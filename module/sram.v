==> flow/design.v <==
`timescale 1ns / 1ps
`timescale 1ns / 1ps
module sram(
        input                  rst,       
        input                  clk_50MHz, 
        inout      [15:0] sram_data, 
        output reg [17:0] sram_addr, 
        output reg             sram_en,   
        output reg             sram_oe,   
        output reg             sram_we,   
        output     [15:0] data_o,    
        input      [15:0] data_i,    
        input      [17:0] addr,      
        input                  op,        
        input                  en         
    );
reg state;
parameter S_EMPTY = 1'b0,
          S_ENDDO = 1'b1;
assign data_o = sram_data;
assign sram_data = (~sram_en && (op==1'b1)) ? data_i : 'bz;
initial begin
    state = S_EMPTY;
    sram_en = 1'b1;
    sram_oe = 1'b1;
    sram_we = 1'b1;
    sram_addr = 18'h0;
end
always@(posedge clk_50MHz or negedge rst) begin
    if(!rst)
        state <= S_EMPTY;
    else begin
    case(state)
        S_EMPTY: begin
            if (en) begin
                if(op==1'b0) begin
                    sram_addr <= addr;
                    sram_en <= 1'b0;
                    sram_oe <= 1'b0;
                end
                else begin
                    sram_addr <= addr;
                    sram_en <= 1'b0;
                    sram_we <= 1'b0;
                end
                state <= S_ENDDO;
            end
        end
        S_ENDDO: begin
            if(op==1'b0) begin
                sram_en <= 1'b0;
                sram_oe <= 1'b0;
            end
            else begin
                sram_en <= 1'b1;
                sram_we <= 1'b1;
            end
            state <= S_EMPTY;
        end
        default:
            state <= S_EMPTY;
    endcase
    end
end
endmodule  
Tool chain data of sram:

The steps from the RTL of sram to its reports follow in flow order.
Lines are those of the file above, counted from 1.
A cell with n/a has no value.

* top module: sram
* clock port: clk_50MHz
* cell library: sky130hd
* corner: tt_025C_1v80

Elaborated design:

Yosys after proc, flatten, opt, wreduce and memory -nomap, before mapping. Memory bits, and registers merged into a memory's read port (data or address), are not among the register bits. Print and check cells are not counted. Equal cells are merged and count once.

* input port bits: 38
* output and inout port bits: 53
* flip-flop bits (word level): 22

* mux-type cells: 13
* reductions and logical operators: 4
* equal/unequal tests: 3
* bitwise gates (word level): 2

Operators by type and width (count)
* two-way mux 16 bit: 1
* two-way mux 1 bit: 9
* != test 2 bit with constant B: 3
* case mux 1 bit (select 2 bit): 3
* AND reduction 4 bit: 1
* AND reduction 3 bit: 1
* inverter 1 bit: 2
* AND reduction 2 bit: 1
* logical AND 1 bit: 1

Longest topological paths:

Depth = most cells in a row (Yosys ltp): at word level without a register or memory, in the mapped netlist without a sequential cell, where the memories' decode and read muxes count.

* depth after elaboration: 3
* ABC_AREA: 1
* gate-level depth with buffers: 2
* depth with buffers taken out: 2

Synthesis result:

Yosys stat after the flow's synthesis: flattened, memories mapped to cells. It holds for the ABC_AREA given above (unset counts as 0); a run with the other value may have another netlist.
Totals and module areas in this step are rounded.

Cells by type
* sky130_fd_sc_hd__edfxtp_1: count 21, total area 630.605 um^2
* sky130_fd_sc_hd__buf_4: count 32, total area 240.23 um^2
* sky130_fd_sc_hd__dfrtp_1: count 1, total area 25.024 um^2
* sky130_fd_sc_hd__inv_1: count 5, total area 18.768 um^2
* sky130_fd_sc_hd__nor2_1: count 3, total area 11.261 um^2
* sky130_fd_sc_hd__nor3_2: count 1, total area 10.01 um^2
* sky130_fd_sc_hd__nand2_1: count 2, total area 7.507 um^2
* sky130_fd_sc_hd__nor3_1: count 1, total area 5.005 um^2

* mapped flip-flops: 22
* buffer cells: 32
* cell count: 66
* area of sequential cells: 655.6 um^2
* synthesis area: 948.4 um^2

Worst setup path after synthesis:

Path of least setup slack by OpenSTA after synthesis, without wires, with an ideal clock, recovery checks aside; 20% of the period is set as input and as output delay. Where synthesis merged equal registers, the netlist keeps one of their names.

* kind: input to register
* start point: input port en
* end point: register sram_addr[0]
* setup time: 416 ps
* path slack: -90 ps
* launch time at the first pin: 414 ps
* stages: 2
* required time: 1654 ps
* buffers on the path: 0
* data arrival time: 1744 ps
* clock period: 2070 ps
* delay of the path: 1746 ps
* synthesis period reached: 2160 ps

"delay of the path" = arrival - input delay + setup time.
"stages" counts driving pins, that of a launching flip-flop among them; a cell with two outputs on the path counts twice.
"synthesis period reached" = period - worst setup slack (recovery checks aside). The figure is calculated, with input and output delays left at 20% of the set period.
The rows between start and end are the longest chain of elaborated cells between them; the timing report does not say that the signal goes this way. Where chains are equally long, one stands for them.
A line is the first line of the expression or statement that the cell stems from. Yosys adds cells for indexed reads and writes and turns some case tables into memories.

* cell sequence: sky130_fd_sc_hd__inv_1 > sky130_fd_sc_hd__nor3_1
* cells in the longest elaborated chain: 1

Ends and longest elaborated chain, after synthesis
* from (decl): line 15 `input                  en`
* AND reduction 3 bit
* to (assign): line 37 `sram_addr <= addr;`
* to (assign): line 42 `sram_addr <= addr;`
* to (decl): line 7 `output reg [17:0] sram_addr,`

Worst path after layout:

Path of least setup slack in the final report of stored run 1 (OpenROAD, finished layout, wires in). Where an end is a register, its clock arrival counts in the times.
The report prints the path's times to 10 ps; the period is as set.

* kind: register to register
* start point: register state
* end point: register sram_addr[13]
* setup time: 270 ps
* data arrival time: 1170 ps
* stages: 4
* buffers on the path: 2
* launch time at the first pin: 280 ps
* path slack: -150 ps
* clock period: 997 ps
* required time: 1020 ps

The rows between start and end are the longest chain of elaborated cells between them; the timing report does not say that the signal goes this way. Where chains are equally long, one stands for them.
A register here has more assigning lines than the two given.

* cell sequence: sky130_fd_sc_hd__dfrtp_1 > sky130_fd_sc_hd__nor3_4 > sky130_fd_sc_hd__buf_6 > sky130_fd_sc_hd__buf_12
* cells in the longest elaborated chain: 2

Ends and longest elaborated chain, post-layout
* from (decl): line 17 `reg state;`
* from (assign): line 31 `state <= S_EMPTY;`
* from (assign): line 46 `state <= S_ENDDO;`
* inverter 1 bit
* AND reduction 3 bit
* to (assign): line 37 `sram_addr <= addr;`
* to (assign): line 42 `sram_addr <= addr;`
* to (decl): line 7 `output reg [17:0] sram_addr,`

FLOW RESULTS
============

Module sram, platform sky130hd: 2 stored runs of the flow (Yosys, OpenROAD) with differing settings, in no particular order. Input and output delays are each 20% of the period that was set; the output load is 0.01 pF.
The results are shown rounded.

### Stored run 1

Settings: `period_ns=0.997`, `CORE_UTILIZATION=44`, `SETUP_SLACK_MARGIN=0.25`, `PLACE_DENSITY_LB_ADDON=0.07`, `CORE_ASPECT_RATIO=1.22`, `CORE_MARGIN=7`, `ABC_AREA=1`, `GPL_TIMING_DRIVEN=0`, `CAP_MARGIN=20`, `MIN_ROUTING_LAYER=met1`, `MAX_ROUTING_LAYER=met4`, `SLEW_MARGIN=20`

- Netlist area reported by Yosys: 948.4 um^2
- Lowest setup slack: -154 ps
- Standard-cell area after routing: 1598 um^2
- Utilization after routing: 78.8%
- Worst hold slack after layout: 269 ps
- Full die area: 3658 um^2

### Stored run 2

Settings: `period_ns=2.02`, `CORE_UTILIZATION=72`, `CORE_MARGIN=2`, `CELL_PAD_IN_SITES_GLOBAL_PLACEMENT=3`, `GPL_TIMING_DRIVEN=1`, `CTS_CLUSTER_SIZE=62`, `CTS_CLUSTER_DIAMETER=138`, `CAP_MARGIN=20`, `SLEW_MARGIN=20`

Unfinished; error GPL-0301 in placement.
